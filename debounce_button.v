==> flow/design.v <==
`timescale 1ns / 1ps
module debounce_button
(
   input wire clk, reset, button,
	output db_out
);
reg [17:0] db_reg;      
always @(posedge clk, posedge reset)
	if(reset)
		db_reg <= 0;
	else
		db_reg <= !button ? 0 : (button && db_reg < 200000) ? db_reg + 1 : db_reg;
assign db_out = (db_reg == 200000) ? 1 : 0;
endmodule
==> Tool chain data of debounce_button <==
The steps from the RTL of debounce_button to its reports follow in flow order.
Line numbers count from 1 in the design file above.
Operators: Yosys type, input widths -> output width; for muxes data width and select width s.
Cell names lack the library's common part.
{ "design": {"top_module": "debounce_button", "clk_port": "clk", "library": "sky130hd", "lib_corner": "tt_025C_1v80"} }

==> Word-level counts <==
Yosys after proc, flatten, opt, wreduce and memory -nomap, before mapping. Memory bits, and registers merged into a memory's read port (data or address), are not among the register bits. Print and check cells are not counted. Equal cells are merged and count once.
{ "word_totals": {"ff_bits": 18, "input_bits": 3, "wordCells": 9} }
{ "op_classes": {"addsub": 1, "cmp": 1, "n_eq": 2, "n_mux": 3, "n_reduce_logical": 1} }
{ "ops": {"columns": ["operator", "count"], "rows": [
  ["$mux 18", 2],
  ["$add 18x1->18 const B", 1],
  ["$lt 18x18->1 const B", 1],
  ["$eq 18x18->1 const B", 1],
  ["$ne 2x1->1 const B", 1],
  ["$logic_and 1x1->1", 1],
  ["$mux 1", 1]
]} }

==> Depth <==
Yosys ltp: most cells in a row. Word level: on the elaborated netlist, between registers, memories and ports. Mapped: between sequential cells and ports; inverters and the memories' decode and read muxes count.
{ "logic_depth": {"ltp_word": 4, "ABC_AREA": 0, "depth_mapped": 6} }

==> Mapped cells and area <==
Yosys stat after the flow's synthesis: flattened, memories mapped to cells. It holds for the ABC_AREA given above (unset counts as 0); a run with the other value may have another netlist.
Totals and module areas in this step are rounded.
{ "by_type": {"columns": ["type", "count", "area_total_um2"], "rows": [
  ["dfrtp_1", 18, 450.432],
  ["or4_1", 11, 82.579],
  ["o31ai_1", 10, 75.072],
  ["a21oi_1", 13, 65.062],
  ["nand2_1", 12, 45.043],
  ["nand3_1", 9, 45.043],
  ["mux2i_1", 4, 40.038],
  ["and4_1", 3, 26.275],
  ["o2111ai_4", 1, 26.275],
  ["ha_1", 2, 25.024],
  ["nand2b_1", 4, 25.024],
  ["inv_1", 6, 22.522],
  ["nor4_4", 1, 21.27],
  ["o21ai_0", 4, 20.019],
  ["nand4_1", 3, 18.768],
  ["nor4_1", 3, 18.768],
  ["nor4b_1", 2, 17.517],
  ["buf_6", 1, 11.261]
]} }
Not listed: further types 9, cells in them 12.
{ "mapped": {"cell_count": 119, "mapped_area_um2": 1106, "seq_area_um2": 450.4, "ff_cells": 18} }

==> Path before layout <==
Path of least setup slack by OpenSTA after synthesis, without wires, with an ideal clock, recovery checks aside; 20% of the period is set as input and as output delay. Where synthesis merged equal registers, the netlist keeps one of their names.
{ "synth_path": {"kind": "reg-to-output", "start": "reg db_reg[15]", "end": "out db_out", "clock_period_ns": 2.2, "out_delay_ns": 0.440, "arrival_ns": 1.622, "path_slack_ns": 0.138, "delay_ns": 1.622, "driving_pins": 5, "path_buffers": 0, "period_less_setup_slack_ns": 2.062} }
"delay_ns" = arrival - input delay + setup time.
At an output port there is no setup time.
"driving_pins" counts driving pins, that of a launching flip-flop among them; a cell with two outputs on the path counts twice.
"period_less_setup_slack_ns" = period - worst setup slack (recovery checks aside). The figure is calculated, with input and output delays left at 20% of the set period.
Between the ends stands the longest chain of elaborated cells between them, by number of cells; it is not shown to be the way that was timed. Of several equally long chains one is given.
A line is the first line of the expression or statement that the cell stems from. Yosys adds cells for indexed reads and writes and turns some case tables into memories.
{ "synth_between": {"path_cell_list": "dfrtp_1 or4_1 nor2_1 nand4_1 nor4b_1", "elab_chain_len": 2, "cone_cells": 2, "cone_lines": 1} }
{ "synth_rtl": {"columns": ["item", "line", "source"], "rows": [
  ["start: declaration", 7, "reg [17:0] db_reg;"],
  ["start: assignment", 10, "db_reg <= 0;"],
  ["start: assignment", 12, "db_reg <= !button ? 0 : (button && db_reg < 200000) ? db_reg + 1 : db_reg;"],
  ["$eq 18x18->1", 13, "assign db_out = (db_reg == 200000) ? 1 : 0;"],
  ["$mux 1", 13, null],
  ["end: declaration", 5, "output db_out"]
]} }

==> Worst path after layout <==
Path of least setup slack in the final report of flow run A (OpenROAD, finished layout, wires in). Where an end is a register, its clock arrival counts in the times.
{ "layout_path": {"kind": "reg-to-output", "start": "reg db_reg[13]", "end": "out db_out", "clock_period_ns": 1.82, "out_delay_ns": 0.36, "arrival_ns": 1.87, "path_slack_ns": -0.41, "driving_pins": 6, "path_buffers": 1} }
Between the ends stands the longest chain of elaborated cells between them, by number of cells; it is not shown to be the way that was timed. Of several equally long chains one is given.
{ "layout_between": {"path_cell_list": "dfrtp_1 or4_4 nor2_1 nand4_1 nor4b_4 buf_2", "elab_chain_len": 2, "cone_cells": 2, "cone_lines": 1} }
{ "layout_rtl": {"columns": ["item", "line", "source"], "rows": [
  ["start: declaration", 7, "reg [17:0] db_reg;"],
  ["start: assignment", 10, "db_reg <= 0;"],
  ["start: assignment", 12, "db_reg <= !button ? 0 : (button && db_reg < 200000) ? db_reg + 1 : db_reg;"],
  ["$eq 18x18->1", 13, "assign db_out = (db_reg == 200000) ? 1 : 0;"],
  ["$mux 1", 13, null],
  ["end: declaration", 5, "output db_out"]
]} }

Subject: flow runs of debounce_button

Hi,

Top module debounce_button; platform sky130hd; tools Yosys and OpenROAD; 2 stored runs in no particular order. Input and output delays are each 20% of the period that was set; the output load is 0.01 pF.
"timing.achieved_period_ns" means the clock period less the worst setup slack. The figure is calculated, with input and output delays left at 20% of the set period.
"worst_path_allowed_less_slack_ns": the worst setup path's part of the clock period (all of it between registers, 20% less for each end at a port) less its slack. A launch clock that arrives late makes it longer, a capture clock that arrives late makes it shorter.
By "total_power_mw" is meant OpenSTA's value without simulated activity: inputs other than the clock are taken to toggle once in ten clock periods, and the tool carries that through the logic.
Results are given in rounded form.
[
  {
    "run": "flow run A",
    "settings": { "period_ns": 1.82, "CORE_UTILIZATION": 31, "SETUP_SLACK_MARGIN": 0.41, "PLACE_DENSITY": 0.57, "CELL_PAD_IN_SITES_GLOBAL_PLACEMENT": 0, "GPL_TIMING_DRIVEN": 1, "CTS_CLUSTER_SIZE": 87, "CAP_MARGIN": 30, "CORE_MARGIN": 2, "SLEW_MARGIN": 20 },
    "results": { "synth_area_um2": 1106, "total_die_area_um2": 4062, "final_stdcell_area_um2": 1643, "fin_util_frac": 0.485, "setup_ws_ns": -0.411, "setup_tns_ns": -2.476, "total_power_mw": 0.7327, "timing.achieved_period_ns": 2.231, "worst_path_allowed_less_slack_ns": 1.87, "worst_setup_path_type": "reg-to-output" }
  },
  {
    "run": "flow run B",
    "settings": { "period_ns": 2.44, "SETUP_SLACK_MARGIN": 0.7, "CAP_MARGIN": 20, "CORE_MARGIN": 2, "CORE_UTILIZATION": 40, "SLEW_MARGIN": 20 },
    "results": { "synth_area_um2": 1106, "total_die_area_um2": 3202, "final_stdcell_area_um2": 1297, "fin_util_frac": 0.483, "setup_ws_ns": 0.094, "setup_tns_ns": 0.000, "total_power_mw": 0.5320, "timing.achieved_period_ns": 2.346, "worst_path_allowed_less_slack_ns": 1.86, "worst_setup_path_type": "reg-to-output" }
  }
]

Regards
