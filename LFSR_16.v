==> flow/design.v <==
`timescale 1ns / 1ps
module LFSR_16(
    input clk,
    input rst,
    input w_en,
    input [15:0] w_in,
    output reg [15:0] out
    );
    reg [15:0] count;
    wire feedback;
    assign feedback = w_in[15] ^ w_in[13] ^ w_in[12] ^ w_in[10];
    always @(posedge clk or posedge rst) begin
        if (rst) begin
            out <= 16'hA5A5;  
        end else if (w_en) begin
            if(count[7]) begin
                out <= count;
            end else begin
                out <= {w_in[14:0], feedback};
            end
        end else begin
            count <= count + 1;
        end
    end
endmodule
Step by step through the tools: LFSR_16. The steps from the RTL of LFSR_16 to its reports follow in flow order. Line numbers count from 1 in the design file above. Cell names lack the library's common part. Not given: --

Top: LFSR_16. Clock: clk. Standard-cell library: sky130hd. Timing corner: tt_025C_1v80.

Word level. Source: Yosys, flattened and elaborated, memories not mapped. Widths are those after wreduce. Registers that Yosys merges into a memory's read port (data or address) are not register bits. Print and check cells do not count. Equal cells are merged and count once.

For $add $sub $neg the number is 1. The figure for mux-type cells is 1. Bitwise operators: 5. Under reductions and logical operators stands 1.

Operator list (count): 16-bit by 1-bit adder with 16-bit output (second input constant) (1); 16-bit two-way mux (1); 1-bit bitwise XOR (3); 1-bit inverter (2); 2-bit AND reduction (1).

The figure for register bits after elaboration is 32. The entry for bits of input ports reads 19. For elaborated cells the number is 10.

Logic depth. Longest topological path by Yosys (ltp), each cell counted once; first at word level (registers and memories cut), then after technology mapping (sequential cells cut; the memories' decode and read muxes count).

Depth after elaboration: 4. The entry for ABC_AREA reads 0. Gate-level depth with buffers: 4. Mapped depth without buffers: 4.

Netlist. Yosys stat after the flow's synthesis: flattened, memories mapped to cells. It holds for the ABC_AREA given above (unset counts as 0); a run with the other value may have another netlist.

For standard cells after synthesis the number is 133. The entry for cell area after synthesis reads 1582.8 µm². Under area of sequential cells stands 890.9 µm². The figure for mapped flip-flops is 32. The entry for buffers reads 6.

Cells by type: edfxtp_1 (count 16, area in all 480.461 µm²); dfstp_2 (count 8, area in all 210.202 µm²); dfrtp_1 (count 8, area in all 200.192 µm²); mux2i_1 (count 13, area in all 130.125 µm²); xor2_1 (count 11, area in all 96.342 µm²); nor2_1 (count 18, area in all 67.565 µm²); a21oi_1 (count 13, area in all 65.062 µm²); xnor2_1 (count 6, area in all 52.55 µm²); nor4_2 (count 4, area in all 50.048 µm²); nand2_1 (count 6, area in all 22.522 µm²); nand4_4 (count 1, area in all 21.27 µm²); nand3_1 (count 4, area in all 20.019 µm²); nor3_2 (count 2, area in all 20.019 µm²); nand3_4 (count 1, area in all 17.517 µm²); buf_4 (count 2, area in all 15.014 µm²); clkbuf_1 (count 4, area in all 15.014 µm²); inv_1 (count 4, area in all 15.014 µm²); a31oi_1 (count 2, area in all 12.512 µm²).

Other cell types: 8; their cells: 10.

Timing after synthesis. Source: OpenSTA report_checks on the synthesized netlist (no wires, ideal clock, input and output delay 20% of the period each), path of least setup slack; recovery checks are left aside. Register names are those of the netlist, which keeps one name where synthesis merged equal registers.

Path kind: input to register. From: input w_en. To: register count[0]. For period the number is 2.67 ns. The figure for input delay is 0.534 ns. Library setup time: 0.389 ns. The figure for launch time at the first pin is 0.534 ns. Data arrival time: 1.596 ns. The entry for setup slack reads 0.685 ns. For delay of the path the number is 1.451 ns. The figure for stages on the path is 3. Under path buffers stands 2. The entry for period reached after synthesis reads 1.985 ns.

"delay of the path" = arrival - input delay + setup time. "stages on the path" counts driving pins, that of a launching flip-flop among them; a cell with two outputs on the path counts twice. "period reached after synthesis" = period - worst setup slack (recovery checks aside). The figure is calculated, with input and output delays left at 20% of the set period. Between the ends stands the longest chain of elaborated cells between them, by number of cells; it is not shown to be the way that was timed. Of several equally long chains one is given. A line is the first line of the expression or statement that the cell stems from. Yosys adds cells for indexed reads and writes and turns some case tables into memories.

Cell sequence: clkbuf_1 > clkbuf_1 > nor2_1. The figure for cells in the longest elaborated chain is 2. For elaborated cells on any way between the ends the number is 2. Under source lines of those cells stands 0. Those cells by class: logic (1); reduce/logical (1).

Ends and longest elaborated chain, post-synthesis: start, declared (line 5) `input w_en,`; 1-bit inverter; 2-bit AND reduction; end, assigned (line 22) `count <= count + 1;`; end, declared (line 9) `reg [15:0] count;`.

Timing after layout. Path of least setup slack in the final report of job 1 (OpenROAD, finished layout, wires in). Where an end is a register, its clock arrival counts in the times.

Path kind: register to output. From: register out[3]. To: output out[3]. For period the number is 2.45 ns. For external output delay the number is 0.49 ns. The figure for launch time at the first pin is 0.27 ns. Data arrival time: 1.17 ns. The entry for setup slack reads 0.79 ns. The figure for stages on the path is 2. Under path buffers stands 1.

A register here has more assigning lines than the two given.

Cell sequence: dfrtp_1 > clkdlybuf4s50_1. The figure for cells in the longest elaborated chain is 0. For elaborated cells on any way between the ends the number is 0. Under source lines of those cells stands 0.

Ends and longest elaborated chain, after layout: start, declared (line 7) `output reg [15:0] out`; start, assigned (line 17) `out <= count;`; start, assigned (line 19) `out <= {w_in[14:0], feedback};`; end, declared (line 7).

FLOW RESULTS
============

Record of 2 stored runs of the RTL-to-layout flow on LFSR_16, platform sky130hd. The runs are unordered. Constraints: input delay and output delay 20% of the set period each, output load 0.01 pF. "achieved clock period" means the clock period less the worst setup slack. The figure is calculated, with input and output delays left at 20% of the set period. By "time used up by the worst setup path" is meant the share of the clock period that the worst setup path is allowed (20% is reserved at inputs, 20% at outputs), minus its slack. Clock arrival times at its registers enter into it. "power consumption" is the tool's figure for a default switching activity; nothing was simulated.

Job 1 has these settings: period_ns 2.45; CORE_UTILIZATION 34; SETUP_SLACK_MARGIN 0.73; PLACE_DENSITY_LB_ADDON 0.18; HOLD_SLACK_MARGIN 0.09; CORE_MARGIN 8; CELL_PAD_IN_SITES_GLOBAL_PLACEMENT 0; CELL_PAD_IN_SITES_DETAIL_PLACEMENT 0; CTS_CLUSTER_DIAMETER 190; CAP_MARGIN 0; SLEW_MARGIN 30; MIN_ROUTING_LAYER met1. The synthesis area comes to 1,582.8 µm². The measured area of the die is 7,094.7 µm². The area of the standard cells in the finished layout is 2,082.0 µm². The measured setup slack of the worst path is 0.788 ns. The power consumption reads 1.205 mW. The achieved clock period stands at 1.662 ns. The time used up by the worst setup path comes to 1.17 ns. Worst setup path kind: register to output.

Job 2 has these settings: period_ns 1.19; CORE_UTILIZATION 39; PLACE_DENSITY_LB_ADDON 0.07; CORE_ASPECT_RATIO 1.33; CORE_MARGIN 7; CELL_PAD_IN_SITES_GLOBAL_PLACEMENT 3; CELL_PAD_IN_SITES_DETAIL_PLACEMENT 2; CTS_CLUSTER_DIAMETER 299; CAP_MARGIN 30; SLEW_MARGIN 35. Outcome: no final report: clock tree synthesis broke off with DPL-0033.
