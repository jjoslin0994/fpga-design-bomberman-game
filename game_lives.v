==> flow/design.v <==
module game_lives
(
   input wire clk, reset,
   input wire [9:0] x, y,                  
   input wire bm_hb_on, enemy_on, exp_on,  
   output wire gameover,                   
	output wire [11:0] background_rgb       
);
localparam INVISIBILITY_MAX = 150000000;   
wire [6:0] life_meter;
reg  [27:0] invisibility_reg;
wire [27:0] invisibility_next;
always @(posedge clk, posedge reset)
	if(reset) begin
	   invisibility_reg <= 0;
   end else 
	   invisibility_reg <= invisibility_next;
assign invisibility_next =                                   (invisibility_reg == INVISIBILITY_MAX) ?                    0 :
                           (invisibility_reg > 0) & (invisibility_reg < INVISIBILITY_MAX)           ? invisibility_reg + 1 :
								   invisibility_reg == 0  & ((exp_on & bm_hb_on) | (enemy_on & bm_hb_on))   ? 1 : invisibility_reg; 
reg  [2:0] lives_reg;
wire [2:0] lives_next;
always @(posedge clk, posedge reset)
	if(reset)
		lives_reg <= 5;
   else 
	   lives_reg <= lives_next;
assign lives_next = invisibility_reg == 1 & lives_reg > 0 ? lives_reg - 1 : lives_reg;
assign gameover = lives_reg == 0;
assign life_meter = lives_reg == 5 ? 7'd80 : 
                    lives_reg == 4 ? 7'd64 : 
                    lives_reg == 3 ? 7'd48 : 
                    lives_reg == 2 ? 7'd32 : 
                    lives_reg == 1 ? 7'd16 : 7'd0;
assign background_rgb = ((x > 450 && x < 451 + life_meter) && ( y > 10 && y < 31)) ? 12'h0f0 : 
                        ((x > 450 + life_meter && x < 531) && ( y > 10 && y < 31)) ? 12'h000 :
                        lives_reg == 5 ? 12'b101000000000 : 
                        lives_reg == 4 ? 12'b100000000000 : 
						lives_reg == 3 ? 12'b011000000000 : 
						lives_reg == 2 ? 12'b010000000000 : 
						lives_reg == 1 ? 12'b001000000000 : 12'd0;
endmodule
Tool chain data of game_lives
Tool output for the design above, in the order of the flow.
Line numbers count from 1 in the design file above.
Not given: n/a

design
  design top = game_lives
  clock input = clk
  standard-cell library = sky130hd
  corner = tt_025C_1v80

After elaboration
Source: Yosys, flattened and elaborated, memories not mapped. Widths are those after wreduce. Registers that Yosys merges into a memory's read port (data or address) are not register bits. Print and check cells do not count. Equal cells are merged and count once.

bit counts
  elaborated cells = 51
  input port bits = 25
  flip-flop bits (word level) = 31

operators by class
  $add $sub $neg = 4
  order comparisons = 9
  bitwise gates (word level) = 6
  mux-type cells = 15
  equal/unequal tests = 7
  reductions and logical operators = 8

operators by type and width
  cell                                                   count
  2-to-1 mux 28 bit                                      3
  2-to-1 mux 12 bit                                      4
  adder 28 x 1 -> 28 bit (second input constant)         1
  > comparator 28 x 1 -> 1 bit (second input constant)   1
  equality test 28 x 1 -> 1 bit (second input constant)  1
  < comparator 28 bit (second input constant)            1
  equality test 28 bit (second input constant)           1
  logical NOT 28 bit                                     1
  2-to-1 mux 11 bit                                      2
  adder 9 x 7 -> 10 bit (first input constant)           2
  2-to-1 mux 7 bit                                       2
  2-to-1 mux 6 bit                                       2
  > comparator 10 bit                                    1
  < comparator 10 bit                                    1
  < comparator 10 bit (second input constant)            1
  > comparator 10 x 4 -> 1 bit (second input constant)   1
  < comparator 10 x 5 -> 1 bit (second input constant)   1
  > comparator 10 x 9 -> 1 bit (second input constant)   1
  2-to-1 mux 10 bit                                      1
  equality test 3 x 2 -> 1 bit (second input constant)   2
  equality test 3 bit (second input constant)            2
  bitwise AND 1 bit                                      5
  logical AND 1 bit                                      5
  2-to-1 mux 5 bit                                       1
  subtractor 3 x 1 -> 3 bit (second input constant)      1
  > comparator 3 x 1 -> 1 bit (second input constant)    1
  equality test 3 x 1 -> 1 bit (second input constant)   1
  logical NOT 3 bit                                      1

Not listed: further kinds 2, cells in them 2.

Logic depth
Depth = most cells in a row (Yosys ltp): at word level without a register or memory, in the mapped netlist without a sequential cell, where the memories' decode and read muxes count.

depth
  word-level depth = 12
  ABC_AREA = 0
  mapped depth = 11
  mapped depth without buffers = 11

After synthesis
The flow's flattened synthesis, as Yosys stat reports it; memories are mapped. The netlist is that of the ABC_AREA named above (0 if unset); the other value can give another one.
The area totals of this step are shown rounded.

cells by type
  cell                      count  area in all (um^2)
  sky130_fd_sc_hd__dfrtp_1  29     725.696
  sky130_fd_sc_hd__a211o_1  20     175.168
  sky130_fd_sc_hd__ha_1     14     175.168
  sky130_fd_sc_hd__and3_1   24     150.144
  sky130_fd_sc_hd__nor3_1   24     120.115
  sky130_fd_sc_hd__nand2_1  20     75.072
  sky130_fd_sc_hd__nand3_1  14     70.067
  sky130_fd_sc_hd__buf_4    8      60.058
  sky130_fd_sc_hd__nand4_1  9      56.304
  sky130_fd_sc_hd__a21oi_1  11     55.053
  sky130_fd_sc_hd__dfstp_2  2      52.55
  sky130_fd_sc_hd__o21ai_0  10     50.048
  sky130_fd_sc_hd__nor4_1   7      43.792
  sky130_fd_sc_hd__nor2_1   11     41.29
  sky130_fd_sc_hd__and4_1   4      35.034
  sky130_fd_sc_hd__buf_6    3      33.782
  sky130_fd_sc_hd__inv_1    9      33.782
  sky130_fd_sc_hd__and2_1   5      31.28

Other cell types: 27; their cells: 50.

synthesis totals
  buffers = 19
  cell area after synthesis = 2350 um^2
  cell count = 274
  flip-flops = 31

Timing after synthesis
Source: OpenSTA report_checks on the synthesized netlist (no wires, ideal clock, input and output delay 20% of the period each), path of least setup slack; recovery checks are left aside. Register names are those of the netlist, which keeps one name where synthesis merged equal registers.

path after synthesis
  path kind = input to output
  from = in x[5]
  to = out background_rgb[5]
  required time = 4256 ps
  driving pins on the path = 7
  path slack = 1879 ps
  clock period = 5320 ps
  buffers on the path = 1
  arrival time = 2377 ps
  time at the first pin = 1064 ps
  external input delay = 1064 ps
  delay of the path = 1313 ps
  period reached after synthesis = 3441 ps

"delay of the path" = arrival - input delay + setup time.
A path that ends at an output port has no setup time.
"driving pins on the path": output pins that drive a net of the path, with the launching flip-flop's if there is one; two outputs of one cell count as two.
"period reached after synthesis" = period - worst setup slack (recovery checks aside). The figure is calculated, with input and output delays left at 20% of the set period.
The rows between start and end are the longest chain of elaborated cells between them; the timing report does not say that the signal goes this way. Where chains are equally long, one stands for them.
Each line given opens the expression or statement behind the cell; cells for indexed reads and writes are added by Yosys, which also makes memories of some case tables.

on the way, after synthesis
  cells stage by stage = sky130_fd_sc_hd__ha_1 sky130_fd_sc_hd__a21oi_1 sky130_fd_sc_hd__o21ai_0 sky130_fd_sc_hd__a21o_1 sky130_fd_sc_hd__a211oi_1 sky130_fd_sc_hd__and2_1 sky130_fd_sc_hd__buf_4
  cells in the longest elaborated chain = 5
  elaborated cells between the ends (all ways) = 10

RTL lines, path after synthesis
  item                            line  text
  from (decl)                     4     input wire [9:0] x, y,
  > comparator 10 bit             36    ((x > 450 + life_meter && x < 531) && ( y > 10 && y < 31)) ? 12'h000 :
  logical AND 1 bit (2 in a row)  36
  2-to-1 mux 12 bit               36
  2-to-1 mux 12 bit               35    assign background_rgb = ((x > 450 && x < 451 + life_meter) && ( y > 10 && y < 31)) ? 12'h0f0 :
  to (decl)                       7     output wire [11:0] background_rgb

Path in the finished layout
Path of least setup slack in the final report of flow run A (OpenROAD, finished layout, wires in). Where an end is a register, its clock arrival counts in the times.
The path's times are printed in steps of 10 ps; the period is the one set.

path after layout
  path kind = register to output
  from = reg lives_reg[0]
  to = out background_rgb[9]
  buffers on the path = 3
  path slack = -1280 ps
  clock period = 1870 ps
  arrival time = 2780 ps
  time at the first pin = 290 ps
  required time = 1500 ps
  driving pins on the path = 14

The rows between start and end are the longest chain of elaborated cells between them; the timing report does not say that the signal goes this way. Where chains are equally long, one stands for them.

on the way, after layout
  cells stage by stage = sky130_fd_sc_hd__dfstp_2 sky130_fd_sc_hd__inv_4 sky130_fd_sc_hd__ha_4 sky130_fd_sc_hd__a21boi_2 sky130_fd_sc_hd__a21oi_2 sky130_fd_sc_hd__ha_1 sky130_fd_sc_hd__and4_4 sky130_fd_sc_hd__a21o_1 sky130_fd_sc_hd__a211oi_2 sky130_fd_sc_hd__o21ai_1 sky130_fd_sc_hd__buf_4 sky130_fd_sc_hd__buf_6 sky130_fd_sc_hd__nor2b_4 sky130_fd_sc_hd__buf_6
  cells in the longest elaborated chain = 12
  elaborated cells between the ends (all ways) = 25

RTL lines, path after layout
  item                            line  text
  from (decl)                     21    reg  [2:0] lives_reg;
  from (assign)                   25    lives_reg <= 5;
  from (assign)                   27    lives_reg <= lives_next;
  equality test 3 x 1 -> 1 bit    34    lives_reg == 1 ? 7'd16 : 7'd0;
  2-to-1 mux 5 bit                34
  2-to-1 mux 6 bit                33    lives_reg == 2 ? 7'd32 :
  2-to-1 mux 6 bit                32    lives_reg == 3 ? 7'd48 :
  2-to-1 mux 7 bit                31    lives_reg == 4 ? 7'd64 :
  2-to-1 mux 7 bit                30    assign life_meter = lives_reg == 5 ? 7'd80 :
  adder 9 x 7 -> 10 bit           36    ((x > 450 + life_meter && x < 531) && ( y > 10 && y < 31)) ? 12'h000 :
  > comparator 10 bit             36
  logical AND 1 bit (2 in a row)  36
  2-to-1 mux 12 bit               36
  2-to-1 mux 12 bit               35    assign background_rgb = ((x > 450 && x < 451 + life_meter) && ( y > 10 && y < 31)) ? 12'h0f0 :
  to (decl)                       7     output wire [11:0] background_rgb

Settings and measured results of 2 stored flow runs for module game_lives (sky130hd), not sorted in any way. The constraints put input and output delay at 20% of the set period each and load the outputs with 0.01 pF.
"reached clock period" means the clock period less the worst setup slack. The figure is calculated, with input and output delays left at 20% of the set period.
"time used up by the worst setup path": the worst setup path's part of the clock period (all of it between registers, 20% less for each end at a port) less its slack. A launch clock that arrives late makes it longer, a capture clock that arrives late makes it shorter.
"time used up by the worst setup path" is given in steps of 10 ps.
The results are shown rounded.
A setting shown as - is not set for that run.
Among the results, - means that no value is shown for the run.

setting or result                              flow run A          flow run B
period_ns                                      1.87                5.59
CAP_MARGIN                                     20                  20
CORE_MARGIN                                    2                   2
CORE_UTILIZATION                               40                  64
SLEW_MARGIN                                    20                  20
SETUP_SLACK_MARGIN                             -                   0.47
PLACE_DENSITY_LB_ADDON                         -                   0.25
CORE_ASPECT_RATIO                              -                   0.88
CELL_PAD_IN_SITES_GLOBAL_PLACEMENT             -                   2
CELL_PAD_IN_SITES_DETAIL_PLACEMENT             -                   2
ABC_AREA                                       -                   0
CTS_CLUSTER_SIZE                               -                   94
MIN_ROUTING_LAYER                              -                   met2
MAX_ROUTING_LAYER                              -                   met4
standard-cell area of the final layout (um^2)  4150                -
full die area (um^2)                           6500                -
summed negative setup slack (ps)               -27200              -
time used up by the worst setup path (ps)      2780                -
worst setup path kind                          register to output  -
utilization in the final report (%)            74.5                -
reached clock period (ps)                      3149                -
worst setup slack after layout (ps)            -1280               -
area of the synthesized netlist (um^2)         2350                -

Flow run B: unfinished; error FLW-0024 in placement
